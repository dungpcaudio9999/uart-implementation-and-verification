==> flow/design.v <==
module baud_gen (
    input  wire clk,
    input  wire rst_n,
    input  wire [15:0] i_divisor, 		 
    output wire rx_tick,
    output wire tx_tick
);
    reg [15:0] count_reg;
    reg [3:0] tick_cnt;
    reg rx_reg;
    reg tx_reg;
    always @(posedge clk or negedge rst_n) begin
    	if(!rst_n) begin
    		count_reg <= 0;
    		rx_reg <= 1'b0;
    	end else begin
    		if(count_reg >= (i_divisor - 16'd1)) begin
    			count_reg <= 0;
    			rx_reg <= 1'b1;
    		end else begin
    			count_reg <= count_reg + 1;
    			rx_reg <= 1'b0;
    		end
    	end
    end
    always @(posedge clk or negedge rst_n) begin
    	if(!rst_n) begin
    		tick_cnt <= 0;
    		tx_reg <= 0;
    	end else if(rx_tick) begin
    		tick_cnt <= tick_cnt + 1;
    		if(tick_cnt == 4'd15) begin
    			tx_reg <= 1'b1;
    		end else begin
    			tx_reg <= 1'b0;
    		end
    	end else begin
    		tx_reg <= 1'b0;
    	end
    end
    assign rx_tick = rx_reg;
    assign tx_tick = tx_reg;
endmodule
module fifo #(
    parameter DATA_WIDTH = 8,
    parameter ADDR_WIDTH = 4,
    parameter ALMOST_FULL_THRESH = 14
)(
    input  wire clk,
    input  wire rst_n,
    input  wire i_wr_en,
    input  wire [DATA_WIDTH-1:0] i_wr_data,
    output wire o_full,
    output wire o_almost_full, 
    input  wire i_rd_en,
    output wire [DATA_WIDTH-1:0] o_rd_data,
    output wire o_empty
);
    reg [DATA_WIDTH-1:0] mem [0:(1<<ADDR_WIDTH)-1]; 	 
    reg [ADDR_WIDTH-1:0] wr_ptr, rd_ptr;
    reg [ADDR_WIDTH:0] count; 
    always @(posedge clk or negedge rst_n) begin
        if (!rst_n) wr_ptr <= 0;
        else if (i_wr_en && !o_full) begin
            mem[wr_ptr] <= i_wr_data;
            wr_ptr <= wr_ptr + 1;
        end
    end
    always @(posedge clk or negedge rst_n) begin
        if (!rst_n) rd_ptr <= 0;
        else if (i_rd_en && !o_empty) begin
            rd_ptr <= rd_ptr + 1;
        end
    end
    always @(posedge clk or negedge rst_n) begin
        if (!rst_n) count <= 0;
        else begin
            case ({i_wr_en && !o_full, i_rd_en && !o_empty})
                2'b10: count <= count + 1;
                2'b01: count <= count - 1;
                default: count <= count;
            endcase
        end
    end
    assign o_rd_data     = mem[rd_ptr];
    assign o_full        = (count == (1 << ADDR_WIDTH));
    assign o_empty       = (count == 0);
    assign o_almost_full = (count >= ALMOST_FULL_THRESH);
endmodule
module uart_core (
    input  wire        clk,
    input  wire        rst_n,
    input  wire [15:0] i_divisor,        
    input  wire [1:0]  i_num_bit_data,   
    input  wire        i_parity_en,      
    input  wire        i_parity_type,    
    input  wire [7:0]  i_cpu_txd,        
    input  wire        i_tx_wr,          
    output wire        o_tx_full,        
    output wire [7:0]  o_cpu_rxd,        
    input  wire        i_rx_rd,          
    output wire        o_rx_empty,       
    output wire        o_parity_err,     
    output wire        o_pedev_txd,      
    input  wire        i_pedev_rxd,      
    input  wire        i_cts_n,          
    output wire        o_rts_n           
);
    wire tx_tick;  
    wire rx_tick;  
    wire [7:0] tx_fifo_out;
    wire       tx_fifo_empty;
    wire       tx_done_tick;     
    wire [7:0] rx_data_out;      
    wire       rx_done_tick;     
    wire       rx_fifo_almost_full;  
    baud_gen u_baud_gen (
        .clk        (clk),
        .rst_n      (rst_n),
        .i_divisor  (i_divisor),
        .rx_tick    (rx_tick),
        .tx_tick    (tx_tick)
    );
    fifo #(
        .DATA_WIDTH(8), 
        .ADDR_WIDTH(4),        
        .ALMOST_FULL_THRESH(14)
    ) u_tx_fifo (
        .clk            (clk),
        .rst_n          (rst_n),
        .i_wr_en        (i_tx_wr),
        .i_wr_data      (i_cpu_txd),
        .o_full         (o_tx_full),
        .o_almost_full  (),  
        .i_rd_en        (tx_done_tick),  
        .o_rd_data      (tx_fifo_out),
        .o_empty        (tx_fifo_empty)
    );
    uart_tx u_uart_tx (
        .clk            (clk),
        .rst_n          (rst_n),
        .tx_tick        (tx_tick),
        .i_num_bit_data (i_num_bit_data),
        .i_parity_en    (i_parity_en),
        .i_parity_type  (i_parity_type),
        .i_data         (tx_fifo_out),
        .i_tx_start     (!tx_fifo_empty),  
        .o_tx_done      (tx_done_tick),    
        .i_cts_n        (i_cts_n),
        .o_tx_serial    (o_pedev_txd)
    );
    uart_rx u_uart_rx (
        .clk            (clk),
        .rst_n          (rst_n),
        .rx_tick        (rx_tick),
        .i_num_bit_data (i_num_bit_data),
        .i_parity_en    (i_parity_en),
        .i_parity_type  (i_parity_type),
        .i_rx_serial    (i_pedev_rxd),
        .o_data         (rx_data_out),
        .o_rx_done      (rx_done_tick),    
        .o_parity_err   (o_parity_err)
    );
    fifo #(
        .DATA_WIDTH(8), 
        .ADDR_WIDTH(4),        
        .ALMOST_FULL_THRESH(14)
    ) u_rx_fifo (
        .clk            (clk),
        .rst_n          (rst_n),
        .i_wr_en        (rx_done_tick),
        .i_wr_data      (rx_data_out),
        .o_full         (),                
        .o_almost_full  (rx_fifo_almost_full),  
        .i_rd_en        (i_rx_rd),
        .o_rd_data      (o_cpu_rxd),
        .o_empty        (o_rx_empty)
    );
    assign o_rts_n = rx_fifo_almost_full;
endmodule
module uart_rx (
    input  wire       clk,
    input  wire       rst_n,
    input  wire       rx_tick,        
    input  wire [1:0] i_num_bit_data,
    input  wire       i_parity_en,
    input  wire       i_parity_type,
    input  wire       i_rx_serial,
    output reg [7:0]  o_data,
    output reg        o_rx_done,
    output reg        o_parity_err
);
    localparam IDLE = 3'd0; 
    localparam START = 3'd1;
    localparam DATA = 3'd2;
    localparam PARITY=3'd3; 
    localparam STOP=3'd4;
    reg [2:0] state, next_state;
    reg [3:0] tick_cnt;
    reg [3:0] bit_cnt;
    reg [7:0] shift_reg;
    reg       calc_parity;
    wire      expected_parity;
    reg [1:0] sync_reg;
    wire      rx_synced;
    wire [3:0] bit_limit = 4'd4 + {2'b00, i_num_bit_data};
    always @(posedge clk or negedge rst_n) begin
        if(!rst_n) sync_reg <= 2'b11;
        else sync_reg <= {sync_reg[0], i_rx_serial};
    end
    assign rx_synced = sync_reg[1];
    assign expected_parity = i_parity_type ? ~calc_parity : calc_parity;
    always @(posedge clk or negedge rst_n) begin
        if(!rst_n) begin
            state <= IDLE;
            tick_cnt <= 0;
            bit_cnt <= 0;
            shift_reg <= 0;
            o_data <= 0;
            o_rx_done <= 0;
            o_parity_err <= 0;
            calc_parity <= 0;
        end else begin
            state <= next_state;
            if(state == IDLE) tick_cnt <= 0;
            else if(next_state == START && state == IDLE) tick_cnt <= 0; 
            else if(next_state == DATA && state == START) tick_cnt <= 0;
            else if(rx_tick) tick_cnt <= tick_cnt + 1; 
            if(state == IDLE || state == START) bit_cnt <= 0;
            if(state == DATA && rx_tick && tick_cnt == 7) begin
                shift_reg <= {rx_synced, shift_reg[7:1]};
                if(bit_cnt == 0) calc_parity <= rx_synced;
                else              calc_parity <= calc_parity ^ rx_synced;
            end
            if(state == DATA && rx_tick && tick_cnt == 15) begin
                bit_cnt <= bit_cnt + 1;
            end
            if(state == PARITY && rx_tick && tick_cnt == 7) begin
                o_parity_err <= (rx_synced != expected_parity);
            end
            if(state == IDLE) o_parity_err <= 0;
            o_rx_done <= (state == STOP && rx_tick && tick_cnt == 15);
            if(state == STOP && rx_tick && tick_cnt == 15) begin
                case (i_num_bit_data)
                    2'b00: o_data <= {3'b0, shift_reg[7:3]};
                    2'b01: o_data <= {2'b0, shift_reg[7:2]};
                    2'b10: o_data <= {1'b0, shift_reg[7:1]};
                    2'b11: o_data <= shift_reg;
                endcase
            end
        end
    end
    always @(state or rx_synced or rx_tick or tick_cnt or bit_cnt or bit_limit or i_parity_en) begin
        next_state = state;
        case (state)
            IDLE:   if(rx_synced == 1'b0) next_state = START;
            START: begin
                if (rx_tick && tick_cnt == 15) 
                    next_state = DATA;
                else
                    next_state = START;
            end
            DATA:   if(rx_tick && tick_cnt == 15) begin
                        if(bit_cnt == bit_limit) 
                            next_state = i_parity_en ? PARITY : STOP;
                    end
            PARITY: if(rx_tick && tick_cnt == 15) next_state = STOP;
            STOP:   if(rx_tick && tick_cnt == 15) next_state = IDLE;
        endcase
    end
endmodule
module uart_tx (
	input wire clk,     
	input wire rst_n,   
    input wire tx_tick,
	input wire [1:0] i_num_bit_data,
	input wire i_parity_en,
	input wire i_parity_type,
	input wire [7:0] i_data,
	input wire i_tx_start,
	output reg o_tx_done,
	input wire i_cts_n,
	output reg o_tx_serial
);
	localparam IDLE = 3'd0;
	localparam START = 3'd1;
	localparam DATA = 3'd2;
	localparam PARITY = 3'd3;
	localparam STOP = 3'd4;
	reg [2:0] state, next_state;
	reg [2:0] bit_cnt;
	reg [7:0] shift_reg;
	reg tx_reg, tx_next;
	reg parity_bit;
	wire [2:0] bit_limit = 3'd4 + {1'b0, i_num_bit_data};
	always @(posedge clk or negedge rst_n) begin
		if(!rst_n) begin
			state <= IDLE;
			tx_reg <= 1'b1;
			shift_reg <= 0;
			bit_cnt <= 0;
			o_tx_serial <= 1'b1;
			parity_bit <= 0;
		end else begin
			state <= next_state;
			tx_reg <= tx_next;
			o_tx_serial <= tx_reg;
			if(state == IDLE && i_tx_start && !i_cts_n) begin
				shift_reg <= i_data;
				case (bit_limit)
					2'b00: parity_bit <= ^i_data[4:0];
					2'b01: parity_bit <= ^i_data[5:0];
					2'b10: parity_bit <= ^i_data[6:0];
					2'b11: parity_bit <= ^i_data[7:0];				
				endcase
				if(i_parity_type) begin
					parity_bit <= ~parity_bit; 	 
				end
			end else if(state == START) begin
				bit_cnt <= 0;
			end else if(state == DATA && tx_tick) begin
				shift_reg <= shift_reg >> 1; 	 
				bit_cnt <= bit_cnt + 1;
			end
		end
	end
	always @(state or tx_tick or i_tx_start or i_cts_n or parity_bit or tx_reg) begin
		next_state = state;
		tx_next = tx_reg;
		o_tx_done = 1'b0;      
		case(state)
			IDLE: begin
				tx_next = 1'b1;
				if(i_tx_start && !i_cts_n) begin
					next_state = START;
				end
			end
			START: begin
				if(tx_tick) begin
					tx_next = 1'b0;
					next_state = DATA;
				end
			end
			DATA: begin
                if(tx_tick) begin
                    tx_next = shift_reg[0];
                    if(bit_cnt == bit_limit) begin
                        if(i_parity_en) begin
                            next_state = PARITY;
                        end else begin
                            next_state = STOP;
                        end
                    end
                end
			end
			PARITY: begin
                if(tx_tick) begin
                    tx_next = parity_bit;
                    next_state = STOP;
                end
			end
			STOP: begin
                if(tx_tick) begin
                    tx_next = 1'b1;
                    next_state = IDLE;
                    o_tx_done = 1'b1;
                end
			end
			default: next_state = IDLE;
	   endcase
    end
endmodule
# From RTL to reports: uart_core
# Tool output for the design above, in the order of the flow.
# Lines are those of the file above, counted from 1.
# Operators carry their Yosys type and port widths (W data, S select, Z words).
# Not given: --
# setup
top_module	uart_core
clock_port	clk
lib	sky130hd
corner	tt_025C_1v80

# Elaborated design
# Source: Yosys, flattened and elaborated. Widths are those after wreduce. Registers that Yosys merges into a memory's read port (data or address) are not register bits. Print and check cells do not count.
# op_classes
n_addsub	16
compare	2
eq_ne	95
mux	48
n_logic	4
n_reduce_logical	85
# op_table
operator	n
$pmux W8 S16	2
$eq A4 B4 Y1 const B	34
$reduce_and A3 Y1	32
$eq A4 B3 Y1 const B	17
$mux W3	14
$eq A4 B2 Y1 const B	8
$pmux W8 S4	1
$pmux W3 S5	2
$add A4 B1 Y4 const B	7
$mux W8	3
$mux W4	6
$eq A3 B2 Y1 const B	7
$logic_not A4 Y1	5
$pmux W5 S2	2
$logic_and A1 B1 Y1	18
$add A16 B1 Y16 const B	1
$sub A16 B1 Y16 const B	1
$ge A16 B16 Y1	1
$eq A4 B1 Y1 const B	4
$mux W16	1
$mux W1	14
$ne A2 B2 Y1 const B	6
$reduce_bool A2 Y1	6
$eq A3 B1 Y1 const B	4
$add A5 B1 Y5 const B	2
$sub A5 B1 Y5 const B	2
$eq A5 B5 Y1 const B	2
$logic_not A5 Y1	2
# Not listed: further kinds 29, cells in them 46.
# word_totals
regBits	353
in_bits	34
out_inout_bits	13
elab_cells	307

# Depth
# Depth = most cells in a row (Yosys ltp): at word level without a register or memory, in the mapped netlist without a sequential cell, where the memories' decode and read muxes count.
# logic_depth
ltp_word	10
abc_area	0
mapped_depth	13
ltp_nobuf	12

# Mapped cells and area
# The flow's flattened synthesis, as Yosys stat reports it; memories are mapped. The netlist is that of the ABC_AREA named above (0 if unset); the other value can give another one.
# types
type	n	type_area_um2
sky130_fd_sc_hd__edfxtp_1	256	7.69E+03
sky130_fd_sc_hd__dfrtp_1	95	2377.28
sky130_fd_sc_hd__ha_1	47	588.064
sky130_fd_sc_hd__nand2_1	102	382.867
sky130_fd_sc_hd__xnor2_1	38	332.819
sky130_fd_sc_hd__mux2_2	29	326.563
sky130_fd_sc_hd__nor2_1	84	315.302
sky130_fd_sc_hd__mux2i_1	28	280.269
sky130_fd_sc_hd__o21ai_0	56	280.269
sky130_fd_sc_hd__nand3_1	44	220.211
sky130_fd_sc_hd__a22oi_1	27	202.694
sky130_fd_sc_hd__xor2_1	21	183.926
sky130_fd_sc_hd__a21oi_1	34	170.163
sky130_fd_sc_hd__dfstp_2	6	157.651
sky130_fd_sc_hd__inv_1	40	150.144
sky130_fd_sc_hd__buf_2	28	140.134
sky130_fd_sc_hd__a221oi_1	15	131.376
sky130_fd_sc_hd__a22o_1	15	131.376
# Not listed: further types 58, cells in them 232.
# mapped
mapped_cells	1197
area_um2	15720.1
seqArea_um2	10222.3
ff_cells	357
buffers	66
# By module: a second synthesis without flattening, with its own total; a netlist apart from the flattened one above.
# hier_totals
hier_cells	1161
area_unflattened_um2	16047.9
# Rows give one instance, submodules left out.
# modules
module	instances	n_cells	mod_area_um2	mod_seq_area_um2
fifo	2	384	5869.4	4169.0
uart_rx	1	135	1694.1	854.6
baud_gen	1	168	1652.8	550.5
uart_tx	1	89	958.4	479.2
uart_core	1	1	3.8	0.0

# Worst setup path after synthesis
# Source: OpenSTA report_checks on the synthesized netlist (no wires, ideal clock, input and output delay 20% of the period each), path of least setup slack; recovery checks are left aside. Register names are those of the netlist, which keeps one name where synthesis merged equal registers.
# synth_path
path_kind	input port to flip-flop
from	in i_divisor[3]
to	reg u_baud_gen.count_reg[10]
clock_period_ns	3.84
input_delay_ns	0.768
setup_ns	0.121
t_first_pin_ns	0.768
arrival_ns	2.908
required_time_ns	3.719
path_slack_ns	0.811
path_delay_ns	2.261
driving_pins	12
path_buffers	1
period_less_setup_slack_ns	3.029
# "path_delay_ns" is the arrival time less input delay plus setup time.
# "driving_pins": output pins that drive a net of the path, with the launching flip-flop's if there is one; two outputs of one cell count as two.
# "period_less_setup_slack_ns" is the clock period less the worst setup slack; recovery checks do not enter. This is arithmetic on one report: input and output delays are still those of the set period (20% each).
# The rows between start and end are the longest chain of elaborated cells between them; the timing report does not say that the signal goes this way. Where chains are equally long, one stands for them.
# A line is the first line of the expression or statement that the cell stems from. Yosys adds cells for indexed reads and writes and turns some case tables into memories.
# At most two assigning lines are given for a register; there are more.
# synth_via
path_cell_list	sky130_fd_sc_hd__nor3_2 sky130_fd_sc_hd__and3b_1 sky130_fd_sc_hd__nand2_1 sky130_fd_sc_hd__nor4_1 sky130_fd_sc_hd__xnor2_1 sky130_fd_sc_hd__ha_1 sky130_fd_sc_hd__o21ai_0 sky130_fd_sc_hd__o21bai_1 sky130_fd_sc_hd__nor2_1 sky130_fd_sc_hd__a21oi_1 sky130_fd_sc_hd__buf_2 sky130_fd_sc_hd__nor2_1
elab_chain_cells	3
cone_cells	3
lines_between	1
classes_between	add/sub: 1; compare: 1; mux: 1
# synth_rtl
element	line_no	rtl
start: declaration	93	input  wire [15:0] i_divisor,
$sub A16 B1 Y16	17	if(count_reg >= (i_divisor - 16'd1)) begin
$ge A16 B16 Y1	17
$mux W16	17
end: assignment	18	count_reg <= 0;
end: assignment	21	count_reg <= count_reg + 1;
end: declaration	8	reg [15:0] count_reg;

# Worst path after layout
# From the final timing report of run 1: the path of least setup slack in the routed layout; clock arrival at registers is part of the times.
# layout_path
path_kind	flip-flop to output port
from	reg u_rx_fifo.rd_ptr[2]
to	out o_cpu_rxd[2]
clock_period_ns	3.72
out_delay_ns	0.74
t_first_pin_ns	0.53
arrival_ns	2.89
required_time_ns	2.98
path_slack_ns	0.09
driving_pins	6
path_buffers	1
# The rows between start and end are the longest chain of elaborated cells between them; the timing report does not say that the signal goes this way. Where chains are equally long, one stands for them.
# layout_via
path_cell_list	sky130_fd_sc_hd__dfrtp_1 sky130_fd_sc_hd__nand2b_1 sky130_fd_sc_hd__a221oi_1 sky130_fd_sc_hd__a221o_1 sky130_fd_sc_hd__a31oi_2 sky130_fd_sc_hd__clkdlybuf4s50_1
elab_chain_cells	2
cone_cells	17
lines_between	1
classes_between	eq/ne: 15; mux: 1; reduce/logical: 1
# layout_rtl
element	line_no	rtl
start: declaration	60	reg [ADDR_WIDTH-1:0] wr_ptr, rd_ptr;
start: assignment	70	if (!rst_n) rd_ptr <= 0;
start: assignment	72	rd_ptr <= rd_ptr + 1;
$eq A4 B4 Y1	85	assign o_rd_data     = mem[rd_ptr];
$pmux W8 S16	85
end: declaration	100	output wire [7:0]  o_cpu_rxd,

Appendix: measured runs

uart_core through Yosys and OpenROAD on sky130hd: 2 stored runs, unordered, with their settings and measured results. The constraints put input and output delay at 20% of the set period each and load the outputs with 0.01 pF.
"achieved_clock_period_ns": clock period set for the run, less the worst setup slack. It is reckoned from that one timing run; input and output delays stay at 20% of the period that was set.
"worst_path_time_ns" = time allowed to the worst setup path (clock period - input delay - output delay, where it has them) - its slack; a late launch clock adds to it, a late capture clock takes from it.
"fin_power_mw": no workload was simulated; the value follows from the tool's default switching activity.

Run 1, flow files:
==> flow/run.sh <==
#!/bin/bash
# the make line also repeats the synthesis and layout settings of config.mk as NAME=value (left out here)
make -C /OpenROAD-flow-scripts/flow DESIGN_CONFIG=/design/flow/config.mk WORK_HOME=/design/flow/orfs CLKGATE_MAP_FILE= finish
==> flow/config.mk <==
export PLATFORM = sky130hd
export DESIGN_NAME = uart_core
export DESIGN_NICKNAME = uart_core
export VERILOG_FILES = /design/flow/design.v
export SDC_FILE = /design/flow/constraint.sdc
export NUM_CORES = 4
export LEC_CHECK = 0
export CAP_MARGIN = 20
export CELL_PAD_IN_SITES_GLOBAL_PLACEMENT = 2
export CORE_MARGIN = 2
export CORE_UTILIZATION = 47
export GPL_TIMING_DRIVEN = 1
export MAX_ROUTING_LAYER = met5
export MIN_ROUTING_LAYER = met2
export SLEW_MARGIN = 20
==> flow/constraint.sdc <==
create_clock -name core_clock -period 3.72 [get_ports {clk}]
set_input_delay 0.7440 -clock core_clock [delete_from_list [all_inputs] [get_ports {clk}]]
set_output_delay 0.7440 -clock core_clock [all_outputs]
set_load 0.01 [all_outputs]

==> results of run 1, as CSV <==
result,value
yosys_chip_area_um2,15720.1
die_um2,34926.0
layout_stdcell_area_um2,18257.5
finish.utilization_pct,55.8
ws_setup_ns,0.085
final_setup_tns_ns,0.000
fin_power_mw,11.109
achieved_clock_period_ns,3.635
worst_path_time_ns,2.89
path_kind,"flip-flop to output port"

Run 2, flow files:
==> flow/run.sh <==
#!/bin/bash
# the make line also repeats the synthesis and layout settings of config.mk as NAME=value (left out here)
make -C /OpenROAD-flow-scripts/flow DESIGN_CONFIG=/design/flow/config.mk WORK_HOME=/design/flow/orfs CLKGATE_MAP_FILE= finish
==> flow/config.mk <==
export PLATFORM = sky130hd
export DESIGN_NAME = uart_core
export DESIGN_NICKNAME = uart_core
export VERILOG_FILES = /design/flow/design.v
export SDC_FILE = /design/flow/constraint.sdc
export NUM_CORES = 4
export LEC_CHECK = 0
export CAP_MARGIN = 30
export CELL_PAD_IN_SITES_GLOBAL_PLACEMENT = 3
export CORE_ASPECT_RATIO = 0.76
export CORE_MARGIN = 2
export CORE_UTILIZATION = 70
export CTS_CLUSTER_DIAMETER = 229
export PLACE_DENSITY_LB_ADDON = 0.18
export SLEW_MARGIN = 20
export TNS_END_PERCENT = 55
==> flow/constraint.sdc <==
create_clock -name core_clock -period 2.91 [get_ports {clk}]
set_input_delay 0.5820 -clock core_clock [delete_from_list [all_inputs] [get_ports {clk}]]
set_output_delay 0.5820 -clock core_clock [all_outputs]
set_load 0.01 [all_outputs]

Run 2: no final report: placement broke off with FLW-0024
